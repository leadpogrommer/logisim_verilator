==> flow/design.v <==
`timescale 1ns / 1ps
module gpu_to_bus #(parameter BASE_ADDR = 16'hff00)(
    input clk,
    output reg [15:0] vram_addr,
    output reg [15:0] vram_data,
    output wire vram_write,
    input wire [15:0] cpu_addr,
    input wire [15:0] cpu_data,
    input wire cpu_write 
);
reg [3:0] vram_write_cycles;
(* keep = "true", mark_debug = "true" *)reg prev_cpu_write;
initial begin
    vram_addr = 0;
    vram_write_cycles = 0;
    prev_cpu_write = 0;
end
assign vram_write = (vram_write_cycles != 0);
(* keep = "true", mark_debug = "true" *)wire wr = cpu_write & (~prev_cpu_write);
always @(posedge clk) begin
    if (wr && (cpu_addr == (BASE_ADDR + 16'h0))) begin
        vram_addr <= cpu_data;
    end
    if (wr && (cpu_addr == (BASE_ADDR + 16'h2))) begin
        vram_write_cycles <= 2;  
        vram_data <= cpu_data;
        vram_addr <= (vram_addr + 16'h1);
    end
    prev_cpu_write <= cpu_write;
    if (vram_write_cycles != 0) vram_write_cycles <= (vram_write_cycles - 1);
end
endmodule
From RTL to reports: gpu_to_bus

The steps from the RTL of gpu_to_bus to its reports follow in flow order.
Lines are those of the file above, counted from 1.
Cell names lack the library's common part.
Not given: --

Top module: gpu_to_bus
Clock port: clk
Standard-cell library: sky130hd
Timing corner: tt_025C_1v80

After elaboration

Yosys after proc, flatten, opt, wreduce and memory -nomap, before mapping. Memory bits, and registers merged into a memory's read port (data or address), are not among the register bits. Print and check cells are not counted. Equal cells are merged and count once.

Cells after elaboration: 19
Input port bits: 34
Register bits after elaboration: 37

Muxes and demuxes: 4
Equality and inequality tests: 2
Reductions and logical operators: 5
Bitwise logic cells: 2
$add $sub $neg: 2

Operator list:

| kind                                                        | number |
| 16-bit == test with constant B                              | 2 |
| 16-bit two-way mux                                          | 2 |
| 16-bit by 1-bit adder with 16-bit output with constant B    | 1 |
| 4-bit two-way mux                                           | 2 |
| 2-bit nonzero test                                          | 2 |
| 4-bit by 1-bit subtractor with 4-bit output with constant B | 1 |
| 4-bit nonzero test                                          | 1 |
| 1-bit logical AND                                           | 2 |
| 1-bit bitwise AND                                           | 1 |
| 1-bit NOT                                                   | 1 |

Depth

Longest topological path by Yosys (ltp), each cell counted once; first at word level (registers and memories cut), then after technology mapping (sequential cells cut; the memories' decode and read muxes count).

Depth after elaboration: 5
ABC_AREA: 0
Mapped depth: 5

Synthesis result

Source: synth_stat.txt of the flow (Yosys; design flattened, memories mapped). It holds for the ABC_AREA given above (unset counts as 0); a run with the other value may have another netlist.
The area totals of this step are shown rounded.

Flip-flop cells: 37
Buffers: 1
Cell count: 123
Chip area (Yosys): 1800 um^2

Cell types:

| cell     | number |
| edfxtp_1 | 36 |
| mux2_4   | 6 |
| mux2_2   | 7 |
| xor2_1   | 8 |
| xnor2_1  | 7 |
| nand4_1  | 7 |
| ha_1     | 3 |
| nor4_1   | 6 |
| nor3_1   | 6 |
| nand3_1  | 5 |
| nor4b_4  | 1 |
| inv_1    | 6 |
| mux2_1   | 2 |
| nand2_1  | 6 |
| nand4_4  | 1 |
| dfxtp_1  | 1 |
| nor2_1   | 4 |
| or4b_4   | 1 |

Other cell types: 10; their cells: 10.

Path before layout

OpenSTA on the mapped netlist: ideal clock, no wires. The path of least setup slack (recovery checks aside). Input and output delay are each 20% of the period. Register names are those of the netlist, which keeps one name where synthesis merged equal registers.

Path type: input -> register
Start point: input port cpu_addr[3]
End point: register vram_addr[0]
Driving pins on the path: 3
Data arrival time: 2193 ps
Time at the first pin: 516 ps
External input delay: 516 ps
Clock period: 2580 ps
Delay of the path: 2090 ps
Setup time: 413 ps
Buffers on the path: 0
Slack: -26 ps
Synthesis period reached: 2606 ps

"delay of the path" is the arrival time less input delay plus setup time.
"driving pins on the path" counts driving pins, that of a launching flip-flop among them; a cell with two outputs on the path counts twice.
"synthesis period reached" = period - worst setup slack (recovery checks aside). The figure is calculated, with input and output delays left at 20% of the set period.
The rows between start and end are the longest chain of elaborated cells between them; the timing report does not say that the signal goes this way. Where chains are equally long, one stands for them.
Each line given opens the expression or statement behind the cell; cells for indexed reads and writes are added by Yosys, which also makes memories of some case tables.
The path ends at the enable pin of a flip-flop; only ways to that pin are counted.

Path through: nor4b_1 -> nand3_1 -> nor3b_1
Cells in the longest elaborated chain: 3

RTL lines, path after synthesis:

| element            | line | text |
| from (decl)        | 7    | `input wire [15:0] cpu_addr,` |
| 16-bit == test     | 21   | `if (wr && (cpu_addr == (BASE_ADDR + 16'h0))) begin` |
| 1-bit logical AND  | 21   |  |
| 2-bit nonzero test | --   |  |
| to (assign)        | 22   | `vram_addr <= cpu_data;` |
| to (assign)        | 27   | `vram_addr <= (vram_addr + 16'h1);` |
| to (decl)          | 4    | `output reg [15:0] vram_addr,` |

Timing after layout

From the final timing report of run 1: the path of least setup slack in the routed layout; clock arrival at registers is part of the times.
The path's times are printed in steps of 10 ps; the period is the one set.

Path type: input -> register
Start point: input port cpu_addr[7]
End point: register vram_addr[15]
Data arrival time: 2230 ps
Buffers on the path: 3
Time at the first pin: 460 ps
Slack: 130 ps
Driving pins on the path: 7
External input delay: 460 ps
Setup time: 240 ps
Clock period: 2320 ps

The rows between start and end are the longest chain of elaborated cells between them; the timing report does not say that the signal goes this way. Where chains are equally long, one stands for them.
The path ends at the data pin of a flip-flop with enable; ways to the enable are not counted.

Path through: clkdlybuf4s15_1 -> or4b_4 -> nor4b_4 -> nand4_4 -> buf_12 -> buf_16 -> mux2_4
Cells in the longest elaborated chain: 4

RTL lines, path after layout:

| element            | line | text |
| from (decl)        | 7    | `input wire [15:0] cpu_addr,` |
| 16-bit == test     | 21   | `if (wr && (cpu_addr == (BASE_ADDR + 16'h0))) begin` |
| 1-bit logical AND  | 21   |  |
| 16-bit two-way mux | 21   |  |
| 16-bit two-way mux | 24   | `if (wr && (cpu_addr == (BASE_ADDR + 16'h2))) begin` |
| to (assign)        | 22   | `vram_addr <= cpu_data;` |
| to (assign)        | 27   | `vram_addr <= (vram_addr + 16'h1);` |
| to (decl)          | 4    | `output reg [15:0] vram_addr,` |

FLOW RESULTS
============

Stored flow runs of gpu_to_bus (2 of them; Yosys, OpenROAD, sky130hd). They differ in their settings and are not a sequence. Constraints: input delay and output delay 20% of the set period each, output load 0.01 pF.
"clock period achieved": clock period set for the run, less the worst setup slack. It is reckoned from that one timing run; input and output delays stay at 20% of the period that was set.
"worst setup path time": the worst setup path's part of the clock period (all of it between registers, 20% less for each end at a port) less its slack. A launch clock that arrives late makes it longer, a capture clock that arrives late makes it shorter.
"overall power" rests on the timing tool's default activity at the inputs, not on a simulated workload.
"worst setup path time" is known to 10 ps.
Measured values are rounded.

## Run 1

==> flow/run.sh <==
#!/bin/bash
# the make line also repeats the synthesis and layout settings of config.mk as NAME=value (left out here)
make -C /OpenROAD-flow-scripts/flow DESIGN_CONFIG=/design/flow/config.mk WORK_HOME=/design/flow/orfs CLKGATE_MAP_FILE= finish
==> flow/config.mk <==
export PLATFORM = sky130hd
export DESIGN_NAME = gpu_to_bus
export DESIGN_NICKNAME = gpu_to_bus
export VERILOG_FILES = /design/flow/design.v
export SDC_FILE = /design/flow/constraint.sdc
export NUM_CORES = 4
export LEC_CHECK = 0
export CAP_MARGIN = 20
export CELL_PAD_IN_SITES_GLOBAL_PLACEMENT = 0
export CORE_MARGIN = 2
export CORE_UTILIZATION = 20
export CTS_CLUSTER_SIZE = 97
export GPL_ROUTABILITY_DRIVEN = 1
export GPL_TIMING_DRIVEN = 1
export HOLD_SLACK_MARGIN = 0.26
export MIN_ROUTING_LAYER = met1
export PLACE_DENSITY = 0.35
export SETUP_SLACK_MARGIN = 0.06
export SLEW_MARGIN = 20
export TNS_END_PERCENT = 85
==> flow/constraint.sdc <==
create_clock -name core_clock -period 2.32 [get_ports {clk}]
set_input_delay 0.4640 -clock core_clock [delete_from_list [all_inputs] [get_ports {clk}]]
set_output_delay 0.4640 -clock core_clock [all_outputs]
set_load 0.01 [all_outputs]

| result of run 1 | value |
|---|---|
| die footprint | 9750 um^2 |
| chip area after synthesis (Yosys) | 1800 um^2 |
| total negative setup slack | 0 ps |
| overall power | 1.48 mW |
| clock period achieved | 2191 ps |
| worst setup slack after layout | 129 ps |
| worst setup path time | 1730 ps |
| worst path kind | input -> register |
| standard-cell area after layout | 2830 um^2 |

## Run 2

==> flow/run.sh <==
#!/bin/bash
# the make line also repeats the synthesis and layout settings of config.mk as NAME=value (left out here)
make -C /OpenROAD-flow-scripts/flow DESIGN_CONFIG=/design/flow/config.mk WORK_HOME=/design/flow/orfs CLKGATE_MAP_FILE= finish
==> flow/config.mk <==
export PLATFORM = sky130hd
export DESIGN_NAME = gpu_to_bus
export DESIGN_NICKNAME = gpu_to_bus
export VERILOG_FILES = /design/flow/design.v
export SDC_FILE = /design/flow/constraint.sdc
export NUM_CORES = 4
export LEC_CHECK = 0
export ABC_AREA = 0
export CAP_MARGIN = 20
export CELL_PAD_IN_SITES_DETAIL_PLACEMENT = 2
export CELL_PAD_IN_SITES_GLOBAL_PLACEMENT = 0
export CORE_ASPECT_RATIO = 0.95
export CORE_MARGIN = 2
export CORE_UTILIZATION = 19
export MAX_ROUTING_LAYER = met4
export MIN_ROUTING_LAYER = met1
export PLACE_DENSITY = 0.47
export SLEW_MARGIN = 40
==> flow/constraint.sdc <==
create_clock -name core_clock -period 4.63 [get_ports {clk}]
set_input_delay 0.9260 -clock core_clock [delete_from_list [all_inputs] [get_ports {clk}]]
set_output_delay 0.9260 -clock core_clock [all_outputs]
set_load 0.01 [all_outputs]

| result of run 2 | value |
|---|---|
| overall power | 0.761 mW |
| worst setup path time | 2070 ps |
| worst path kind | input -> register |
| chip area after synthesis (Yosys) | 1800 um^2 |
| worst setup slack after layout | 1630 ps |
| total negative setup slack | 0 ps |
| die footprint | 10200 um^2 |
| clock period achieved | 2998 ps |
| standard-cell area after layout | 2720 um^2 |
